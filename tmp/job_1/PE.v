==> flow/design.v <==
`timescale 1ns/1ps
module PE (
  input      [7:0]    io_din_payload_data,
  input      [7:0]    io_din_payload_weight,
  input               io_din_ctrl_valid,
  input               io_din_ctrl_lastOrFlush,
  output     [7:0]    io_dout_payload_data,
  output     [7:0]    io_dout_payload_weight,
  output              io_dout_ctrl_valid,
  output              io_dout_ctrl_lastOrFlush,
  output              io_mulres_valid,
  output     [15:0]   io_mulres_payload,
  input               clk,
  input               resetn
);
  wire       [2:0]    _zz_cond0;
  wire       [2:0]    _zz_cond1;
  wire       [0:0]    _zz_cond1_1;
  wire       [15:0]   _zz_io_mulres_payload;
  wire       [15:0]   _zz_io_mulres_payload_1;
  reg        [7:0]    dinPayloadReg_data;
  reg        [7:0]    dinPayloadReg_weight;
  reg                 dinCtrlReg_valid;
  reg                 dinCtrlReg_lastOrFlush;
  wire       [15:0]   multiplyRes;
  wire       [17:0]   _zz_resAccReg_value;
  reg                 resAccReg_lastOrFlushReg;
  reg                 resAccReg_validReg;
  reg        [17:0]   resAccReg_value;
  wire                resAccReg_validOut;
  wire                resAccRegValue0;
  wire       [2:0]    resAccRegValue1;
  wire       [15:0]   MAX_VALUE;
  wire       [15:0]   MIN_VALUE;
  wire                cond0;
  wire                cond1;
  assign _zz_cond0 = 3'b000;
  assign _zz_cond1_1 = 1'b1;
  assign _zz_cond1 = {{2{_zz_cond1_1[0]}}, _zz_cond1_1};
  assign _zz_io_mulres_payload = (cond1 ? MIN_VALUE : _zz_io_mulres_payload_1);
  assign _zz_io_mulres_payload_1 = resAccReg_value[15:0];
  assign io_dout_payload_data = dinPayloadReg_data;
  assign io_dout_payload_weight = dinPayloadReg_weight;
  assign io_dout_ctrl_valid = dinCtrlReg_valid;
  assign io_dout_ctrl_lastOrFlush = dinCtrlReg_lastOrFlush;
  assign multiplyRes = ($signed(dinPayloadReg_data) * $signed(dinPayloadReg_weight));
  assign _zz_resAccReg_value = {{2{multiplyRes[15]}}, multiplyRes};
  assign resAccReg_validOut = (resAccReg_validReg && resAccReg_lastOrFlushReg);
  assign resAccRegValue0 = resAccReg_value[17];
  assign resAccRegValue1 = resAccReg_value[17 : 15];
  assign MAX_VALUE = 16'h7fff;
  assign MIN_VALUE = 16'h8000;
  assign cond0 = ((resAccRegValue0 == 1'b0) && ($signed(resAccRegValue1) != $signed(_zz_cond0)));
  assign cond1 = ((resAccRegValue0 == 1'b1) && ($signed(resAccRegValue1) != $signed(_zz_cond1)));
  assign io_mulres_payload = (cond0 ? MAX_VALUE : _zz_io_mulres_payload);
  assign io_mulres_valid = resAccReg_validOut;
  always @(posedge clk) begin
    if(io_din_ctrl_valid) begin
      dinPayloadReg_data <= io_din_payload_data;
      dinPayloadReg_weight <= io_din_payload_weight;
    end
    if(resAccReg_lastOrFlushReg) begin
      resAccReg_value <= _zz_resAccReg_value;
    end else begin
      if(dinCtrlReg_valid) begin
        resAccReg_value <= ($signed(_zz_resAccReg_value) + $signed(resAccReg_value));
      end
    end
  end
  always @(posedge clk) begin
    if(!resetn) begin
      dinCtrlReg_valid <= 1'b0;
      dinCtrlReg_lastOrFlush <= 1'b0;
      resAccReg_lastOrFlushReg <= 1'b0;
      resAccReg_validReg <= 1'b0;
    end else begin
      dinCtrlReg_valid <= io_din_ctrl_valid;
      dinCtrlReg_lastOrFlush <= io_din_ctrl_lastOrFlush;
      resAccReg_lastOrFlushReg <= dinCtrlReg_lastOrFlush;
      resAccReg_validReg <= dinCtrlReg_valid;
    end
  end
endmodule
# ---- Reports on PE
# Tool output for the design above, in the order of the flow.
# Lines are those of the file above, counted from 1.
# Operators: Yosys type, input widths -> output width; for muxes data width and select width s.
# Cell names lack the library's common part.
# A cell with - has no value.
dict set report design {
  design {PE}
  clock {clk}
  library {sky130hd}
  pvt_corner {tt_025C_1v80}
}

# ---- Word-level counts
# Counts by Yosys on the flattened word-level netlist (proc, flatten, opt, wreduce; memories kept). Register bits leave out memories and registers merged into their read ports (data or address). Print and check cells are left out. Cells with the same type and inputs are merged into one.
dict set report bits {
  elab_cells 20
  reg_bits 38
  in_bits 20
  output_inout_bits 35
}
dict set report op_classes {
  reduce_logical 5
  equal 1
  n_logic 1
  muxes 4
  multipliers 1
  n_addsub 1
}
# op count
set ops {}
lappend ops {{$mul 8x8->16} 1}
lappend ops {{$mux 18} 2}
lappend ops {{$mux 16} 2}
lappend ops {{$add 16x18->18} 1}
lappend ops {{$logic_and 1x1->1} 3}
lappend ops {{$ne 3x1->1 const B} 1}
lappend ops {{$reduce_bool 3->1} 1}
lappend ops {{$reduce_bool 2->1} 1}
lappend ops {{$not 1->1} 1}

# ---- Depth
# Yosys ltp: most cells in a row. Word level: on the elaborated netlist, between registers, memories and ports. Mapped: between sequential cells and ports; inverters and the memories' decode and read muxes count.
dict set report logic_depth {
  ltp_word 4
  ABC_AREA 1
  depth_mapped 33
  depth_no_buf 32
}

# ---- Netlist
# Source: synth_stat.txt of the flow (Yosys; design flattened, memories mapped). It holds for the ABC_AREA given above (unset counts as 0); a run with the other value may have another netlist.
# The area totals of this step are shown rounded.
# type count area_total_um2
set types {}
lappend types {fa_1 56 1.12E+03}
lappend types {edfxtp_1 34 1.02E+03}
lappend types {inv_1 189 709.43}
lappend types {nand2_1 182 683.155}
lappend types {ha_1 46 575.552}
lappend types {a21oi_1 40 200.192}
lappend types {nand3_1 25 125.12}
lappend types {nor2_1 33 123.869}
lappend types {o21ai_0 18 90.086}
lappend types {dfxtp_1 4 80.077}
lappend types {clkbuf_1 20 75.072}
lappend types {xnor2_1 8 70.067}
lappend types {xor2_1 5 43.792}
lappend types {nand2_2 5 31.28}
lappend types {nand3b_1 4 30.029}
lappend types {a21oi_2 3 26.275}
lappend types {nand2_4 2 22.522}
lappend types {o21bai_1 3 22.522}
# Not listed: further types 17, cells in them 28.
dict set report mapped {
  sequential_area_um2 1100
  cells 705
  ffs 38
  yosys_area_um2 5200
}

# ---- Worst setup path after synthesis
# OpenSTA on the mapped netlist: ideal clock, no wires. The path of least setup slack (recovery checks aside). Input and output delay are each 20% of the period. Register names are those of the netlist, which keeps one name where synthesis merged equal registers.
dict set report synth_path {
  kind {reg2reg}
  from {register dinPayloadReg_data[0]}
  to {register resAccReg_value[17]}
  delay_ns 5.433
  required_time_ns 12.446
  period_ns 12.7
  t_arrival_ns 5.179
  launch_ns 0.000
  n_path_buf 1
  setup_time_ns 0.254
  driving_pins 29
  setup_slack_ns 7.267
  synth_period_reached_ns 5.433
}
# "delay_ns" is the arrival time less input delay plus setup time.
# "driving_pins": output pins that drive a net of the path, with the launching flip-flop's if there is one; two outputs of one cell count as two.
# "synth_period_reached_ns" is the clock period less the worst setup slack; recovery checks do not enter. This is arithmetic on one report: input and output delays are still those of the set period (20% each).
# The rows between start and end are the longest chain of elaborated cells between them; the timing report does not say that the signal goes this way. Where chains are equally long, one stands for them.
# A line is the first line of the expression or statement that the cell stems from. Yosys adds cells for indexed reads and writes and turns some case tables into memories.
dict set report synth_between {
  cell_sequence {edfxtp_1 clkbuf_1 or2_2 fa_1 fa_1 inv_1 fa_1 inv_1 fa_1 inv_1 ha_1 nand2_1 inv_1 o21bai_4 nand3_2 a21oi_1 nand2_1 nand2_1 inv_2 ha_1 nand2_2 nor2_1 nand2_1 nor2_1 nand2_1 nand4_1 nand3_1 nand2_1 nand2_1}
  elab_chain_cells 4
}
# element line
set synth_lines {}
lappend synth_lines {{from (decl)} 21} ;# reg        [7:0]    dinPayloadReg_data;
lappend synth_lines {{from (assign)} 59} ;# dinPayloadReg_data <= io_din_payload_data;
lappend synth_lines {{$mul 8x8->16} 46} ;# assign multiplyRes = ($signed(dinPayloadReg_data) * $signed(dinPayloadReg_weight));
lappend synth_lines {{$add 16x18->18} 66} ;# resAccReg_value <= ($signed(_zz_resAccReg_value) + $signed(resAccReg_value));
lappend synth_lines {{$mux 18} 65} ;# if(dinCtrlReg_valid) begin
lappend synth_lines {{$mux 18} 62} ;# if(resAccReg_lastOrFlushReg) begin
lappend synth_lines {{to (assign)} 63} ;# resAccReg_value <= _zz_resAccReg_value;
lappend synth_lines {{to (assign)} 66}
lappend synth_lines {{to (decl)} 29} ;# reg        [17:0]   resAccReg_value;

# ---- Path in the finished layout
# Path of least setup slack in the final report of entry A (OpenROAD, finished layout, wires in). Where an end is a register, its clock arrival counts in the times.
dict set report layout_path {
  kind {reg2reg}
  from {register dinPayloadReg_data[6]}
  to {register resAccReg_value[12]}
  setup_slack_ns -1.85
  t_arrival_ns 6.40
  required_time_ns 4.55
  setup_time_ns 0.14
  launch_ns 0.31
  driving_pins 23
  n_path_buf 2
  period_ns 4.38
}
# The rows between start and end are the longest chain of elaborated cells between them; the timing report does not say that the signal goes this way. Where chains are equally long, one stands for them.
dict set report layout_between {
  cell_sequence {edfxtp_1 buf_4 nand2_1 inv_1 ha_1 fa_2 inv_2 fa_1 fa_2 inv_1 ha_4 nand2_1 nand3_4 buf_4 xor2_1 ha_4 a21oi_2 inv_1 o21ai_0 nand3_1 a21oi_1 o21ai_0 nand2_1}
  elab_chain_cells 4
}
# element line
set layout_lines {}
lappend layout_lines {{from (decl)} 21} ;# reg        [7:0]    dinPayloadReg_data;
lappend layout_lines {{from (assign)} 59} ;# dinPayloadReg_data <= io_din_payload_data;
lappend layout_lines {{$mul 8x8->16} 46} ;# assign multiplyRes = ($signed(dinPayloadReg_data) * $signed(dinPayloadReg_weight));
lappend layout_lines {{$add 16x18->18} 66} ;# resAccReg_value <= ($signed(_zz_resAccReg_value) + $signed(resAccReg_value));
lappend layout_lines {{$mux 18} 65} ;# if(dinCtrlReg_valid) begin
lappend layout_lines {{$mux 18} 62} ;# if(resAccReg_lastOrFlushReg) begin
lappend layout_lines {{to (assign)} 63} ;# resAccReg_value <= _zz_resAccReg_value;
lappend layout_lines {{to (assign)} 66}
lappend layout_lines {{to (decl)} 29} ;# reg        [17:0]   resAccReg_value;

Subject: flow runs of PE

Hi,

Measured data: module PE, platform sky130hd, 2 stored runs of the flow under differing settings, order arbitrary. Input and output delays are each 20% of the period that was set; the output load is 0.01 pF.
"clock_period_reached_ns" means the clock period less the worst setup slack. The figure is calculated, with input and output delays left at 20% of the set period.
"worst_path_allowed_less_slack_ns" = time allowed to the worst setup path (clock period - input delay - output delay, where it has them) - its slack; a late launch clock adds to it, a late capture clock takes from it.
Results are given in rounded form.

# entry A
==> flow/run.sh <==
#!/bin/bash
# the make line also repeats the synthesis and layout settings of config.mk as NAME=value (left out here)
make -C /OpenROAD-flow-scripts/flow DESIGN_CONFIG=/design/flow/config.mk WORK_HOME=/design/flow/orfs CLKGATE_MAP_FILE= finish
==> flow/config.mk <==
export PLATFORM = sky130hd
export DESIGN_NAME = PE
export DESIGN_NICKNAME = PE
export VERILOG_FILES = /design/flow/design.v
export SDC_FILE = /design/flow/constraint.sdc
export NUM_CORES = 4
export LEC_CHECK = 0
export ABC_AREA = 1
export CAP_MARGIN = 35
export CELL_PAD_IN_SITES_DETAIL_PLACEMENT = 2
export CELL_PAD_IN_SITES_GLOBAL_PLACEMENT = 0
export CORE_MARGIN = 2
export CORE_UTILIZATION = 31
export PLACE_DENSITY = 0.87
export SETUP_SLACK_MARGIN = 0.91
export SLEW_MARGIN = 20
export TNS_END_PERCENT = 20
==> flow/constraint.sdc <==
create_clock -name core_clock -period 4.38 [get_ports {clk}]
set_input_delay 0.8760 -clock core_clock [delete_from_list [all_inputs] [get_ports {clk}]]
set_output_delay 0.8760 -clock core_clock [all_outputs]
set_load 0.01 [all_outputs]

==> entry A: results <==
layout_utilization_pct=48
clock_period_reached_ns=6.233
worstSetupSlack_ns=-1.9
final_hold_ws_ns=0.47
setup_tns_ns=-18
final_cell_area_um2=8000
synth_area_um2=5200
worst_path_allowed_less_slack_ns=6.23
critical_path_type="reg2reg"
design.die.area_um2=18000

# entry B
==> flow/run.sh <==
#!/bin/bash
# the make line also repeats the synthesis and layout settings of config.mk as NAME=value (left out here)
make -C /OpenROAD-flow-scripts/flow DESIGN_CONFIG=/design/flow/config.mk WORK_HOME=/design/flow/orfs CLKGATE_MAP_FILE= finish
==> flow/config.mk <==
export PLATFORM = sky130hd
export DESIGN_NAME = PE
export DESIGN_NICKNAME = PE
export VERILOG_FILES = /design/flow/design.v
export SDC_FILE = /design/flow/constraint.sdc
export NUM_CORES = 4
export LEC_CHECK = 0
export CAP_MARGIN = 20
export CELL_PAD_IN_SITES_DETAIL_PLACEMENT = 2
export CELL_PAD_IN_SITES_GLOBAL_PLACEMENT = 1
export CORE_MARGIN = 2
export CORE_UTILIZATION = 36
export CTS_CLUSTER_SIZE = 23
export PLACE_DENSITY = 0.45
export SLEW_MARGIN = 30
==> flow/constraint.sdc <==
create_clock -name core_clock -period 10.3 [get_ports {clk}]
set_input_delay 2.0600 -clock core_clock [delete_from_list [all_inputs] [get_ports {clk}]]
set_output_delay 2.0600 -clock core_clock [all_outputs]
set_load 0.01 [all_outputs]

==> entry B: results <==
worstSetupSlack_ns=4.0
worst_path_allowed_less_slack_ns=6.31
critical_path_type="reg2reg"
layout_utilization_pct=43
synth_area_um2=5000
clock_period_reached_ns=6.305
final_cell_area_um2=5900
design.die.area_um2=15000
setup_tns_ns=0.000
final_hold_ws_ns=0.49

Regards
